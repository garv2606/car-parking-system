==> flow/design.v <==
module car_parking_system(
    input clk,
    input reset,
    input sensor_entry,           
    input sensor_exit,            
    input [3:0] password_input,   
    output reg gate_open,         
    output reg [6:0] available_spaces  
);
parameter PASSWORD = 4'b1010;         
parameter MAX_SPACES = 100;           
reg [1:0] attempts;                   
reg [1:0] state;                      
parameter IDLE = 2'b00;
parameter PASSWORD_CHECK = 2'b01;
parameter VEHICLE_ENTRY = 2'b10;
parameter VEHICLE_EXIT = 2'b11;
always @(posedge clk or posedge reset) begin
    if (reset) begin
        available_spaces <= MAX_SPACES;
        gate_open <= 0;
        attempts <= 0;
        state <= IDLE;
    end else begin
        case (state)
            IDLE: begin
                gate_open <= 0;
                attempts <= 0;
                if (sensor_entry && available_spaces > 0) begin
                    state <= PASSWORD_CHECK;  
                end else if (sensor_exit && available_spaces < MAX_SPACES) begin
                    state <= VEHICLE_EXIT;    
                end else begin
                    state <= IDLE;            
                end
            end
            PASSWORD_CHECK: begin
                if (password_input == PASSWORD) begin
                    gate_open <= 1;           
                    state <= VEHICLE_ENTRY;
                end else begin
                    attempts <= attempts + 1;
                    if (attempts >= 2) begin  
                        gate_open <= 0;       
                        state <= IDLE;
                    end else begin
                        state <= PASSWORD_CHECK;  
                    end
                end
            end
            VEHICLE_ENTRY: begin
                if (!sensor_entry) begin      
                    gate_open <= 0;           
                    if (available_spaces > 0)
                        available_spaces <= available_spaces - 1;  
                    state <= IDLE;
                end else begin
                    state <= VEHICLE_ENTRY;    
                end 
            end
            VEHICLE_EXIT: begin 
                if (!sensor_exit) begin       
                    if (available_spaces < MAX_SPACES)
                        available_spaces <= available_spaces + 1;  
                    state <= IDLE;
                end else begin 
                    state <= VEHICLE_EXIT;    
                end 
            end
            default: state <= IDLE;
        endcase 
    end 
end 
endmodule
# --- From RTL to reports: car_parking_system ---
# The steps from the RTL of car_parking_system to its reports follow in flow order.
# Line numbers count from 1 in the design file above.
design:
  design: "car_parking_system"
  clock_port: "clk"
  cell_library: "sky130hd"
  pvt_corner: "tt_025C_1v80"

# --- After elaboration ---
# Yosys after proc, flatten, opt, wreduce and memory -nomap, before mapping. Memory bits, and registers merged into a memory's read port (data or address), are not among the register bits. Print and check cells are not counted. Equal cells are merged and count once.
classes:
  n_cmp: 3
  eq_ne: 10
  addsub: 3
  muxes: 18
  reduce_and_logical: 9
ops:
  columns: ["operator", "count"]
  rows:
  - ["two-way mux 7 bit", 4]
  - ["parallel mux 7 bit (select 2 bit)", 1]
  - ["two-way mux 2 bit", 6]
  - ["!= test 2 bit with constant B", 5]
  - ["parallel mux 2 bit (select 4 bit)", 1]
  - ["adder 7 x 1 -> 7 bit with constant B", 1]
  - ["subtractor 7 x 1 -> 7 bit with constant B", 1]
  - ["> comparator 7 x 1 -> 1 bit with constant B", 1]
  - ["< comparator 7 bit with constant B", 1]
  - ["AND reduction 5 bit", 1]
  - ["== test 2 bit with constant B", 2]
  - ["nonzero test 2 bit", 2]
  - ["== test 4 bit with constant B", 1]
  - ["parallel mux 2 bit (select 2 bit)", 1]
  - ["two-way mux 1 bit", 4]
  - ["!= test 3 bit with constant B", 1]
  - ["AND reduction 3 bit", 1]
  - ["nonzero test 3 bit", 1]
  - ["parallel mux 1 bit (select 3 bit)", 1]
  - ["logical AND 1 bit", 2]
  - ["adder 2 x 1 -> 2 bit with constant B", 1]
  - ["== test 2 x 1 -> 1 bit with constant B", 1]
  - ["greater-or-equal comparator 2 bit with constant B", 1]
  - ["logical NOT 2 bit", 1]
  - ["AND reduction 2 bit", 1]
bits:
  output_inout_bits: 8
  reg_bits: 12
  input_bits: 8
  elab_cells: 47

# --- Longest topological paths ---
# Depth = most cells in a row (Yosys ltp): at word level without a register or memory, in the mapped netlist without a sequential cell, where the memories' decode and read muxes count.
depth:
  word_depth: 5
  abc_area: 0
  depth_mapped: 7

# --- Mapped cells and area ---
# Source: synth_stat.txt of the flow (Yosys; design flattened, memories mapped). It holds for the ABC_AREA given above (unset counts as 0); a run with the other value may have another netlist.
# Totals and module areas in this step are rounded.
synth_totals:
  mapped_area_um2: 874.6
  flip_flops: 14
  stdcells: 90
  buf_cells: 1
by_type:
  columns: ["cell", "count"]
  rows:
  - ["sky130_fd_sc_hd__dfrtp_1", 10]
  - ["sky130_fd_sc_hd__dfstp_2", 4]
  - ["sky130_fd_sc_hd__ha_1", 6]
  - ["sky130_fd_sc_hd__nand2_1", 15]
  - ["sky130_fd_sc_hd__o21ai_0", 9]
  - ["sky130_fd_sc_hd__xor2_1", 3]
  - ["sky130_fd_sc_hd__fa_1", 1]
  - ["sky130_fd_sc_hd__nor2_1", 5]
  - ["sky130_fd_sc_hd__a31o_2", 2]
  - ["sky130_fd_sc_hd__xnor2_1", 2]
  - ["sky130_fd_sc_hd__o311ai_2", 1]
  - ["sky130_fd_sc_hd__a211oi_1", 2]
  - ["sky130_fd_sc_hd__a21oi_1", 3]
  - ["sky130_fd_sc_hd__inv_1", 4]
  - ["sky130_fd_sc_hd__mux2_4", 1]
  - ["sky130_fd_sc_hd__nor3_1", 3]
  - ["sky130_fd_sc_hd__o31ai_1", 2]
  - ["sky130_fd_sc_hd__nand2b_1", 2]
# Not listed: further types 14, cells in them 15.

# --- Timing after synthesis ---
# Source: OpenSTA report_checks on the synthesized netlist (no wires, ideal clock, input and output delay 20% of the period each), path of least setup slack; recovery checks are left aside. Register names are those of the netlist, which keeps one name where synthesis merged equal registers.
synth_timing:
  path_type: "flip-flop to flip-flop"
  from: "register state"
  to: "register available_spaces[6]"
  path_buffers: 0
  setup_slack_ps: 1143
  tclk_ps: 2940
  setup_time_ps: 75
  launch_ps: 0
  stages: 8
  path_delay_ps: 1797
  arrival_time_ps: 1722
  synth_period_reached_ps: 1797
# "path_delay_ps" = arrival - input delay + setup time.
# "stages": output pins that drive a net of the path, with the launching flip-flop's if there is one; two outputs of one cell count as two.
# "synth_period_reached_ps" = period - worst setup slack (recovery checks aside). The figure is calculated, with input and output delays left at 20% of the set period.
# An end named without its bit number is one bit of that signal or, where synthesis recoded a state register, one of its new flip-flops.
# The rows between start and end are the longest chain of elaborated cells between them; the timing report does not say that the signal goes this way. Where chains are equally long, one stands for them.
# Each line given opens the expression or statement behind the cell; cells for indexed reads and writes are added by Yosys, which also makes memories of some case tables.
# At most two assigning lines are given for a register; there are more.
synth_between:
  path_cell_list: "sky130_fd_sc_hd__dfrtp_1 > sky130_fd_sc_hd__inv_1 > sky130_fd_sc_hd__ha_1 > sky130_fd_sc_hd__a211oi_1 > sky130_fd_sc_hd__nor2_1 > sky130_fd_sc_hd__mux2i_1 > sky130_fd_sc_hd__and4b_1 > sky130_fd_sc_hd__xor2_1"
  elab_chain_len: 3
synth_rtl:
  columns: ["element", "line_no", "source"]
  rows:
  - ["start, declared", 13, "reg [1:0] state;"]
  - ["start, assigned", 23, "state <= IDLE;"]
  - ["start, assigned", 30, "state <= PASSWORD_CHECK;"]
  - ["== test 2 bit", 25, "case (state)"]
  - ["nonzero test 2 bit", null, null]
  - ["AND reduction 5 bit", null, null]
  - ["end, assigned", 55, "available_spaces <= available_spaces - 1;"]
  - ["end, assigned", 64, "available_spaces <= available_spaces + 1;"]
  - ["end, declared", 8, "output reg [6:0] available_spaces"]

# --- Timing after layout ---
# From the final timing report of flow run 1: the path of least setup slack in the routed layout; clock arrival at registers is part of the times.
# The report prints the path's times to 10 ps; the period is as set.
layout_timing:
  path_type: "flip-flop to flip-flop"
  from: "register state"
  to: "register available_spaces[6]"
  launch_ps: 240
  setup_time_ps: 70
  arrival_time_ps: 2150
  stages: 8
  setup_slack_ps: 470
  path_buffers: 0
  tclk_ps: 2440
# An end named without its bit number is one bit of that signal or, where synthesis recoded a state register, one of its new flip-flops.
# The rows between start and end are the longest chain of elaborated cells between them; the timing report does not say that the signal goes this way. Where chains are equally long, one stands for them.
# At most two assigning lines are given for a register; there are more.
layout_between:
  path_cell_list: "sky130_fd_sc_hd__dfrtp_1 > sky130_fd_sc_hd__inv_1 > sky130_fd_sc_hd__ha_1 > sky130_fd_sc_hd__a211oi_1 > sky130_fd_sc_hd__nor2_1 > sky130_fd_sc_hd__mux2i_1 > sky130_fd_sc_hd__and4b_1 > sky130_fd_sc_hd__xor2_1"
  elab_chain_len: 3
layout_rtl:
  columns: ["element", "line_no", "source"]
  rows:
  - ["start, declared", 13, "reg [1:0] state;"]
  - ["start, assigned", 23, "state <= IDLE;"]
  - ["start, assigned", 30, "state <= PASSWORD_CHECK;"]
  - ["== test 2 bit", 25, "case (state)"]
  - ["nonzero test 2 bit", null, null]
  - ["AND reduction 5 bit", null, null]
  - ["end, assigned", 55, "available_spaces <= available_spaces - 1;"]
  - ["end, assigned", 64, "available_spaces <= available_spaces + 1;"]
  - ["end, declared", 8, "output reg [6:0] available_spaces"]

# Record of 2 stored runs of the RTL-to-layout flow on car_parking_system, platform sky130hd. The runs are unordered. Constraints: input delay and output delay 20% of the set period each, output load 0.01 pF.
# "worst_path_ps" = time allowed to the worst setup path (clock period - input delay - output delay, where it has them) - its slack; a late launch clock adds to it, a late capture clock takes from it.
# "totalPower_w" rests on the timing tool's default activity at the inputs, not on a simulated workload.
# "worst_path_ps" is known to 10 ps.
# Measured values are rounded.
runs:
  - name: "flow run 1"
    settings:
      period_ns: 2.44
      CORE_UTILIZATION: 15
      SETUP_SLACK_MARGIN: 0.01
      PLACE_DENSITY_LB_ADDON: 0.2
      CELL_PAD_IN_SITES_GLOBAL_PLACEMENT: 2
      CELL_PAD_IN_SITES_DETAIL_PLACEMENT: 0
      ABC_AREA: 0
      MIN_ROUTING_LAYER: "met2"
      CAP_MARGIN: 20
      CORE_MARGIN: 2
      SLEW_MARGIN: 20
    results:
      final_die_area_um2: 6458
      synthArea_um2: 874.6
      setup_worst_slack_ps: 470
      worst_path_ps: 1970
      path_kind: "flip-flop to flip-flop"
      stdcell_area_um2: 1164
      fin_tns_ps: 0
      totalPower_w: 0.001436
  - name: "flow run 2"
    settings:
      period_ns: 1.54
      CORE_UTILIZATION: 18
      PLACE_DENSITY_LB_ADDON: 0.07
      CORE_MARGIN: 6
      CELL_PAD_IN_SITES_DETAIL_PLACEMENT: 2
      TNS_END_PERCENT: 60
      GPL_ROUTABILITY_DRIVEN: 0
      CAP_MARGIN: 20
      MIN_ROUTING_LAYER: "met2"
      SLEW_MARGIN: 20
    results:
      fin_tns_ps: -1225
      setup_worst_slack_ps: -255
      worst_path_ps: 1800
      path_kind: "flip-flop to flip-flop"
      totalPower_w: 0.003439
      stdcell_area_um2: 1604
      final_die_area_um2: 6676
      synthArea_um2: 874.6
